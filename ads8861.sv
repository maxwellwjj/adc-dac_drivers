==> flow/design.v <==
module ADS8861(
    input clk,
    input rst,
    input en,
    input sdo,
    output sck,
    output convst,
    output [15:0] adcdata,
    output adc_idle
);
    logic sclk = 1'b0;
    logic conv = 1'b0;
    logic [15:0] data = 16'd0;
    logic [15:0] realdata = 16'd0;
    assign sck = sclk;
    assign convst = conv;
    logic [7:0] cnt100 = 8'd0;
    logic [4:0] cnt16 = 5'd0;
    logic Sample_flag = 1'b0;
    logic Get_flag = 1'b0;
    always_ff@(posedge clk) begin
        if (en) begin
            cnt100 <= 8'd0;
            conv <= 1'b1;
            Sample_flag <= 1'b1; 
        end
        else if(Sample_flag) begin
            sclk <= ~sclk;
            cnt100 <= cnt100 + 1;
            if (cnt100 == 8'd9) begin
                conv <= 1'b0;
            end
            else if(cnt100 > 8'd59 && sclk && Get_flag == 1'b0) begin
                data <= {data[14:0],sdo};
                cnt16 <= cnt16 + 1;
                if (cnt16 == 5'd15) begin
                    cnt16 <= 5'd0;
                    Get_flag <= 1'b1;
                    realdata <= data;
                end
            end
            else if(cnt100 == 8'd99)begin
                Sample_flag <= 1'b0;
            end
        end
    end
endmodule
==> Tool chain data of ADS8861 <==
Tool output for the design above, in the order of the flow.
Line numbers count from 1 in the design file above.
Library cell names are shortened.
{ "design": {"top": "ADS8861", "clk_port": "clk", "lib": "sky130hd", "lib_corner": "tt_025C_1v80"} }

==> Word-level counts <==
Counts by Yosys on the flattened word-level netlist (proc, flatten, opt, wreduce; memories kept). Register bits leave out memories and registers merged into their read ports (data or address); mux counts leave out enables and synchronous resets folded into registers. Print and check cells are left out. Cells with the same type and inputs are merged into one.
{ "op_classes": {"add_sub_neg": 2, "n_cmp": 1, "equal": 3, "mux": 4, "bitwise": 4, "n_reduce_logical": 6} }
{ "op_table": {"columns": ["cell", "n"], "rows": [
  ["adder 8 x 1 -> 8 bit (second input constant)", 1],
  ["equality test 8 x 4 -> 1 bit (second input constant)", 1],
  ["greater-than comparator 8 x 6 -> 1 bit (second input constant)", 1],
  ["equality test 8 x 7 -> 1 bit (second input constant)", 1],
  ["adder 5 x 1 -> 5 bit (second input constant)", 1],
  ["equality test 5 x 4 -> 1 bit (second input constant)", 1],
  ["AND reduction 5 bit", 1],
  ["inverter 1 bit", 4],
  ["AND reduction 2 bit", 2],
  ["AND reduction 4 bit", 1],
  ["2-to-1 mux 1 bit", 4],
  ["logical AND 1 bit", 2]
]} }
{ "word_totals": {"register_bits": 17, "in_bits": 4, "output_inout_bits": 19} }

==> Logic depth <==
Yosys ltp: most cells in a row. Word level: on the elaborated netlist, between registers, memories and ports. Mapped: between sequential cells and ports; inverters and the memories' decode and read muxes count.
{ "logic_depth": {"ltp_word": 6, "abc_area": 1, "depth_mapped": 7, "ltp_nobuf": 7} }

==> After synthesis <==
The flow's flattened synthesis, as Yosys stat reports it; memories are mapped. The netlist is that of the ABC_AREA named above (0 if unset); the other value can give another one.
The area totals of this step are shown rounded.
{ "types": {"columns": ["type", "n"], "rows": [
  ["edfxtp_1", 7],
  ["dfxtp_1", 10],
  ["buf_4", 17],
  ["nor2_1", 22],
  ["nand2_1", 18],
  ["inv_1", 14],
  ["ha_1", 4],
  ["a21oi_1", 7],
  ["o21ai_0", 4],
  ["nand2_2", 3],
  ["nand3_1", 3],
  ["buf_6", 1],
  ["nand2_4", 1],
  ["nor2_4", 1],
  ["nand3_2", 1],
  ["nor3_1", 2],
  ["nor3_2", 1],
  ["conb_1", 2]
]} }
Not listed: further types 4, cells in them 4.
{ "mapped": {"cell_count": 122, "synth_area_um2": 973, "seq_area_um2": 410, "flip_flops": 17, "n_buf": 18} }

==> Worst setup path after synthesis <==
Path of least setup slack by OpenSTA after synthesis, without wires, with an ideal clock, recovery checks aside; 20% of the period is set as input and as output delay. Where synthesis merged equal registers, the netlist keeps one of their names.
{ "synth_path": {"path_type": "register to register", "from": "register cnt16[0]", "to": "register Get_flag", "clock_period_ps": 1620, "setup_ps": 305, "t_first_pin_ps": 0, "arrival_ps": 1083, "slack_ps": 232, "path_delay_ps": 1388, "path_stages": 7, "synth_period_reached_ps": 1388} }
"path_delay_ps" is the arrival time less input delay plus setup time.
"path_stages" counts driving pins, that of a launching flip-flop among them; a cell with two outputs on the path counts twice.
"synth_period_reached_ps" = period - worst setup slack (recovery checks aside). The figure is calculated, with input and output delays left at 20% of the set period.
Between the ends stands the longest chain of elaborated cells between them, by number of cells; it is not shown to be the way that was timed. Of several equally long chains one is given.
A line is the first line of the expression or statement that the cell stems from. Yosys adds cells for indexed reads and writes and turns some case tables into memories.
{ "synth_via": {"cell_sequence": "edfxtp_1 ha_1 nand2_1 nor2_1 ha_1 inv_1 nor3_2", "elab_chain_len": 2} }
{ "synth_rtl": {"columns": ["element", "line", "text"], "rows": [
  ["from (decl)", 18, "logic [4:0] cnt16 = 5'd0;"],
  ["from (assign)", 35, "cnt16 <= cnt16 + 1;"],
  ["from (assign)", 37, "cnt16 <= 5'd0;"],
  ["equality test 5 x 4 -> 1 bit", 36, "if (cnt16 == 5'd15) begin"],
  ["AND reduction 5 bit", null, null],
  ["to (assign)", 38, "Get_flag <= 1'b1;"],
  ["to (decl)", 20, "logic Get_flag = 1'b0;"]
]} }

==> Timing after layout <==
Path of least setup slack in the final report of run 2 (OpenROAD, finished layout, wires in). Where an end is a register, its clock arrival counts in the times.
The report prints the path's times to 10 ps; the period is as set.
{ "layout_path": {"path_type": "register to output", "from": "register sclk", "to": "output sck", "clock_period_ps": 2190, "out_delay_ps": 440, "t_first_pin_ps": 300, "arrival_ps": 1200, "slack_ps": 550, "path_stages": 2} }
{ "layout_via": {"cell_sequence": "edfxtp_1 clkdlybuf4s50_1", "elab_chain_len": 0} }
{ "layout_rtl": {"columns": ["element", "line", "text"], "rows": [
  ["from (decl)", 11, "logic sclk = 1'b0;"],
  ["from (assign)", 28, "sclk <= ~sclk;"],
  ["to (decl)", 6, "output sck,"]
]} }

## Implementation results

Settings and measured results of 2 stored flow runs for module ADS8861 (sky130hd), not sorted in any way. The constraints put input and output delay at 20% of the set period each and load the outputs with 0.01 pF.
"achieved_period_ps": clock period set for the run, less the worst setup slack. It is reckoned from that one timing run; input and output delays stay at 20% of the period that was set.
"timing.worst_path_ps" = time allowed to the worst setup path (clock period - input delay - output delay, where it has them) - its slack; a late launch clock adds to it, a late capture clock takes from it.
"totalPower_w": no workload was simulated; the value follows from the tool's default switching activity.
"timing.worst_path_ps" is given in steps of 10 ps.
Values from the reports are rounded here.
[
  {
    "run": "run 1",
    "settings": { "period_ns": 1.99, "CORE_UTILIZATION": 59, "PLACE_DENSITY_LB_ADDON": 0.11, "HOLD_SLACK_MARGIN": -0.05, "CELL_PAD_IN_SITES_GLOBAL_PLACEMENT": 2, "CELL_PAD_IN_SITES_DETAIL_PLACEMENT": 1, "ABC_AREA": 0, "GPL_TIMING_DRIVEN": 0, "CAP_MARGIN": 35, "MAX_ROUTING_LAYER": "met5", "CORE_MARGIN": 2, "SLEW_MARGIN": 20 },
    "outcome": "no results, placement failed with FLW-0024"
  },
  {
    "run": "run 2",
    "settings": { "period_ns": 2.19, "CORE_UTILIZATION": 61, "PLACE_DENSITY_LB_ADDON": 0.1, "ABC_AREA": 1, "MIN_ROUTING_LAYER": "met1", "MAX_ROUTING_LAYER": "met5", "CAP_MARGIN": 20, "CORE_MARGIN": 2, "SLEW_MARGIN": 20 },
    "results": { "synth_area_um2": 973, "die_footprint_um2": 1930, "post_route_stdcell_area_um2": 972, "final_util_pct": 64.5, "timing.setup.ws_ps": 552, "fin_tns_ps": 0, "hold_ws_ps": 467, "totalPower_w": 0.000551, "achieved_period_ps": 1638, "timing.worst_path_ps": 1200, "worst_path_kind": "register to output" }
  }
]

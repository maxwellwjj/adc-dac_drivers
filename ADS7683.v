==> flow/design.v <==
module ADC_Ctrl(
                 input clk,
                 output CS,
                 output DCLOCK,
                 input DOUT,
                 output [15:0] data,
                 output [15:0] realdat
               );
    integer i;  
    reg cs,dclock,dout_reg;
    assign CS=cs;
    reg [15:0]Realdat;
    reg [15:0]Data;
    assign data=Data;
    assign realdat=Realdat;
    assign DCLOCK=dclock;
    initial begin
      cs<=1'b1;
      dclock<=0;
      Realdat<=0;
      Data<=0;
    end
    always@(posedge clk)begin
      if(i==80)cs<=0;
      if(i==120)dclock<=1; 
      if(i==160)dclock<=0;
      if(i==200)dclock<=1; 
      if(i==240)dclock<=0;
      if(i==280)dclock<=1; 
      if(i==320)dclock<=0;
      if(i==360)dclock<=1; 
      if(i==400)dclock<=0;
      if(i==440)dclock<=1; 
      if(i==480)dclock<=0;
      if(i==520)dclock<=1; 
      if(i==560)dclock<=0;
      if(i==600)begin
          dclock<=1; 
          Data[15]<=DOUT;
        end
      if(i==640)dclock<=0;
      if(i==680)begin
          dclock<=1; 
          Data[14]<=DOUT;
        end
      if(i==720)dclock<=0;
      if(i==760)begin
          dclock<=1; 
          Data[13]<=DOUT;
        end
      if(i==800)dclock<=0;
      if(i==840)begin
          dclock<=1; 
          Data[12]<=DOUT;
        end
      if(i==880)dclock<=0;
      if(i==920)begin
          dclock<=1; 
          Data[11]<=DOUT;
        end
      if(i==960)dclock<=0;
      if(i==1000)begin
          dclock<=1; 
          Data[10]<=DOUT;
        end
      if(i==1040)dclock<=0;
      if(i==1080)begin
          dclock<=1; 
          Data[9]<=DOUT;
        end
      if(i==1120)dclock<=0;
      if(i==1160)begin
          dclock<=1; 
          Data[8]<=DOUT;
        end
      if(i==1200)dclock<=0;
      if(i==1240)begin
          dclock<=1; 
          Data[7]<=DOUT;
        end
      if(i==1280)dclock<=0;
      if(i==1320)begin
          dclock<=1; 
          Data[6]<=DOUT;
      end
      if(i==1360)dclock<=0;
      if(i==1400)begin
          dclock<=1; 
          Data[5]<=DOUT;
        end
      if(i==1440)dclock<=0;
      if(i==1480)begin
          dclock<=1; 
          Data[4]<=DOUT;
        end
      if(i==1520)dclock<=0;
      if(i==1560)begin
          dclock<=1; 
          Data[3]<=DOUT;
        end
      if(i==1600)dclock<=0;
      if(i==1640)begin
          dclock<=1; 
          Data[2]<=DOUT;
        end
      if(i==1680)dclock<=0;
      if(i==1720)begin
          dclock<=1; 
          Data[1]<=DOUT;
        end
      if(i==1760)dclock<=0;
      if(i==1800)begin
          dclock<=1; 
          Data[0]<=DOUT;
        end
      if(i==1840)begin
          dclock<=0;
          Realdat<=Data;
        end
      if(i==1880)begin
          dclock<=1; 
        end
      if(i==1920)dclock<=0;
      if(i==1960)begin
        cs<=1;
        dclock<=0;
      end
    end
    always@(posedge clk)begin
       if(i<2000)i<=i+1;
       else i<=0;
    end
endmodule
======== Step by step through the tools: ADC_Ctrl ========
Tool output for the design above, in the order of the flow.
Line numbers count from 1 in the design file above.
Operators: Yosys type, input widths -> output width; for muxes data width and select width s.
Library cell names are shortened.
Not given: -
set-up
  design top .............................. ADC_Ctrl
  clock ................................... clk
  standard-cell library ................... sky130hd
  timing corner ........................... tt_025C_1v80

======== Elaborated design ========
Source: Yosys, flattened and elaborated, memories not mapped. Widths are those after wreduce. Registers that Yosys merges into a memory's read port (data or address) are not register bits. Print and check cells do not count. Equal cells are merged and count once.
storage and ports
  ROM bits ................................ 0
  bits in writable memories ............... 0
  register bits after elaboration ......... 66
  output and inout bits ................... 34
  memories kept ........................... 0
  cells after elaboration ................. 117
  word width x clocked read ports ......... 0
  bits in latches ......................... 0
cells by class
  shifts and indexed selects .............. 0
  order comparisons ....................... 1
  $mul .................................... 0
  reduce/logical cells .................... 2
  div/mod/pow operators ................... 0
  $add $sub $neg .......................... 1
  multiplexer cells ....................... 45
  eq/ne operators ......................... 48
  bitwise logic cells ..................... 0
operators with widths
  operator               count
  $eq 32x12->1 const B   24
  $eq 32x11->1 const B   13
  $eq 32x10->1 const B   6
  $eq 32x9->1 const B    3
  $eq 32x8->1 const B    2
  $reduce_bool 45->1     1
  $mux 1                 45
  $lt 32x12->1 const B   1
  $add 32x2->32 const B  1
  $reduce_or 2->1        1

======== Depth ========
Longest topological path by Yosys (ltp), each cell counted once; first at word level (registers and memories cut), then after technology mapping (sequential cells cut; the memories' decode and read muxes count).
depth
  depth in word-level cells ............... 46
  ABC_AREA ................................ 0
  gate-level depth with buffers ........... 8
  mapped depth without buffers ............ 8

======== After synthesis ========
Yosys stat after the flow's synthesis: flattened, memories mapped to cells. It holds for the ABC_AREA given above (unset counts as 0); a run with the other value may have another netlist.
cell types
  cell      count  total area (µm²)
  edfxtp_1  32     960.922
  dfxtp_1   34     680.653
  nor2_1    42     157.651
  xor2_1    17     148.893
  xnor2_1   14     122.618
  nor3_1    24     120.115
  nand4_1   12     75.072
  nor4_1    12     75.072
  nand2_1   19     71.318
  nand3_1   12     60.058
  and3_1    8      50.048
  buf_2     9      45.043
  clkbuf_1  12     45.043
  and4_1    5      43.792
  nand2b_1  6      37.536
  or3_1     6      37.536
  nor2b_1   5      31.28
  inv_1     7      26.275
Other cell types: 37; their cells: 55.
synthesis totals
  sequential area ......................... 1,641.6 µm²
  cell area after synthesis ............... 3,241.9 µm²
  mapped flip-flops ....................... 66
  cell count .............................. 331

======== Worst setup path after synthesis ========
Source: OpenSTA report_checks on the synthesized netlist (no wires, ideal clock, input and output delay 20% of the period each), path of least setup slack; recovery checks are left aside. Register names are those of the netlist, which keeps one name where synthesis merged equal registers.
timing after synthesis
  path kind ............................... reg2reg
  start point ............................. register i[12]
  end point ............................... register Realdat[0]
  clock period ............................ 3,230 ps
  data arrival time ....................... 2,842 ps
  library setup time ...................... 430 ps
  data required time ...................... 2,800 ps
  time at the first pin ................... 0 ps
  delay of the path ....................... 3,272 ps
  driving pins on the path ................ 6
  slack ................................... -42 ps
  synthesis period reached ................ 3,272 ps
"delay of the path" = arrival - input delay + setup time.
"driving pins on the path" counts driving pins, that of a launching flip-flop among them; a cell with two outputs on the path counts twice.
"synthesis period reached" = period - worst setup slack (recovery checks aside). The figure is calculated, with input and output delays left at 20% of the set period.
The rows between start and end are the longest chain of elaborated cells between them; the timing report does not say that the signal goes this way. Where chains are equally long, one stands for them.
A line is the first line of the expression or statement that the cell stems from. Yosys adds cells for indexed reads and writes and turns some case tables into memories.
between the ends, after synthesis
  cell sequence ........................... dfxtp_1 > buf_2 > or3_4 > nor3_4 > nand2_1 > nor4_1
  length of the longest elaborated chain .. 1
  elaborated cells on any way between the ends .. 1
  source lines of those cells ............. 1
RTL lines, path after synthesis
  what                line  RTL
  start: declaration  9     integer i;
  start: assignment   130   if(i<2000)i<=i+1;
  start: assignment   131   else i<=0;
  $eq 32x12->1        116   if(i==1840)begin
  end: assignment     118   Realdat<=Data;
  end: declaration    12    reg [15:0]Realdat;

======== Timing after layout ========
Path of least setup slack in the final report of run 2 (OpenROAD, finished layout, wires in). Where an end is a register, its clock arrival counts in the times.
The report prints the path's times to 10 ps; the period is as set.
timing after layout
  path kind ............................... reg2reg
  start point ............................. register i[8]
  end point ............................... register i[13]
  slack ................................... 2,150 ps
  data arrival time ....................... 2,590 ps
  data required time ...................... 4,740 ps
  library setup time ...................... 110 ps
  driving pins on the path ................ 6
  clock period ............................ 4,510 ps
  time at the first pin ................... 340 ps
The rows between start and end are the longest chain of elaborated cells between them; the timing report does not say that the signal goes this way. Where chains are equally long, one stands for them.
between the ends, after layout
  cell sequence ........................... dfxtp_1 > and3_1 > nand4_1 > a31oi_2 > buf_4 > nor2_1
  length of the longest elaborated chain .. 1
  elaborated cells on any way between the ends .. 2
  source lines of those cells ............. 1
RTL lines, path after layout
  what                line  RTL
  start: declaration  9     integer i;
  start: assignment   130   if(i<2000)i<=i+1;
  start: assignment   131   else i<=0;
  $add 32x2->32       130
  end: assignment     130
  end: assignment     131
  end: declaration    9

Subject: flow runs of ADC_Ctrl

Hi,

Top module ADC_Ctrl; platform sky130hd; tools Yosys and OpenROAD; 2 stored runs in no particular order. Input and output delays are each 20% of the period that was set; the output load is 0.01 pF.
"reached clock period": clock period set for the run, less the worst setup slack. It is reckoned from that one timing run; input and output delays stay at 20% of the period that was set.
"worst setup path time": the worst setup path's part of the clock period (all of it between registers, 20% less for each end at a port) less its slack. A launch clock that arrives late makes it longer, a capture clock that arrives late makes it shorter.
"total power of the final layout": no workload was simulated; the value follows from the tool's default switching activity.
"worst setup path time" is given in steps of 10 ps.

======== run 1 ========
==> flow/run.sh <==
#!/bin/bash
# the make line also repeats the synthesis and layout settings of config.mk as NAME=value (left out here)
make -C /OpenROAD-flow-scripts/flow DESIGN_CONFIG=/design/flow/config.mk WORK_HOME=/design/flow/orfs CLKGATE_MAP_FILE= finish
==> flow/config.mk <==
export PLATFORM = sky130hd
export DESIGN_NAME = ADC_Ctrl
export DESIGN_NICKNAME = ADC_Ctrl
export VERILOG_FILES = /design/flow/design.v
export SDC_FILE = /design/flow/constraint.sdc
export NUM_CORES = 4
export LEC_CHECK = 0
export CAP_MARGIN = 20
export CELL_PAD_IN_SITES_GLOBAL_PLACEMENT = 3
export CORE_ASPECT_RATIO = 1.05
export CORE_MARGIN = 2
export CORE_UTILIZATION = 65
export MAX_ROUTING_LAYER = met5
export PLACE_DENSITY_LB_ADDON = 0.01
export SLEW_MARGIN = 20
export TNS_END_PERCENT = 60
==> flow/constraint.sdc <==
create_clock -name core_clock -period 3.08 [get_ports {clk}]
set_input_delay 0.6160 -clock core_clock [delete_from_list [all_inputs] [get_ports {clk}]]
set_output_delay 0.6160 -clock core_clock [all_outputs]
set_load 0.01 [all_outputs]

-------- run 1 --------
  no final report: placement broke off with FLW-0024

======== run 2 ========
==> flow/run.sh <==
#!/bin/bash
# the make line also repeats the synthesis and layout settings of config.mk as NAME=value (left out here)
make -C /OpenROAD-flow-scripts/flow DESIGN_CONFIG=/design/flow/config.mk WORK_HOME=/design/flow/orfs CLKGATE_MAP_FILE= finish
==> flow/config.mk <==
export PLATFORM = sky130hd
export DESIGN_NAME = ADC_Ctrl
export DESIGN_NICKNAME = ADC_Ctrl
export VERILOG_FILES = /design/flow/design.v
export SDC_FILE = /design/flow/constraint.sdc
export NUM_CORES = 4
export LEC_CHECK = 0
export CAP_MARGIN = 20
export CORE_MARGIN = 2
export CORE_UTILIZATION = 40
export SLEW_MARGIN = 20
==> flow/constraint.sdc <==
create_clock -name core_clock -period 4.51 [get_ports {clk}]
set_input_delay 0.9020 -clock core_clock [delete_from_list [all_inputs] [get_ports {clk}]]
set_output_delay 0.9020 -clock core_clock [all_outputs]
set_load 0.01 [all_outputs]

-------- measured, run 2 --------
  total power of the final layout ......... 1.141 mW
  reached clock period .................... 2,362 ps
  area of the die ......................... 8,840.7 µm²
  setup slack of the critical path ........ 2,148 ps
  utilization ............................. 49.3%
  standard-cell area of the final layout .. 3,846.2 µm²
  Yosys chip area after synthesis ......... 3,241.9 µm²
  worst setup path time ................... 2,360 ps
  worst setup path type ................... reg2reg
  post-route setup TNS .................... 0 ps
  final worst hold slack .................. 447 ps

Regards
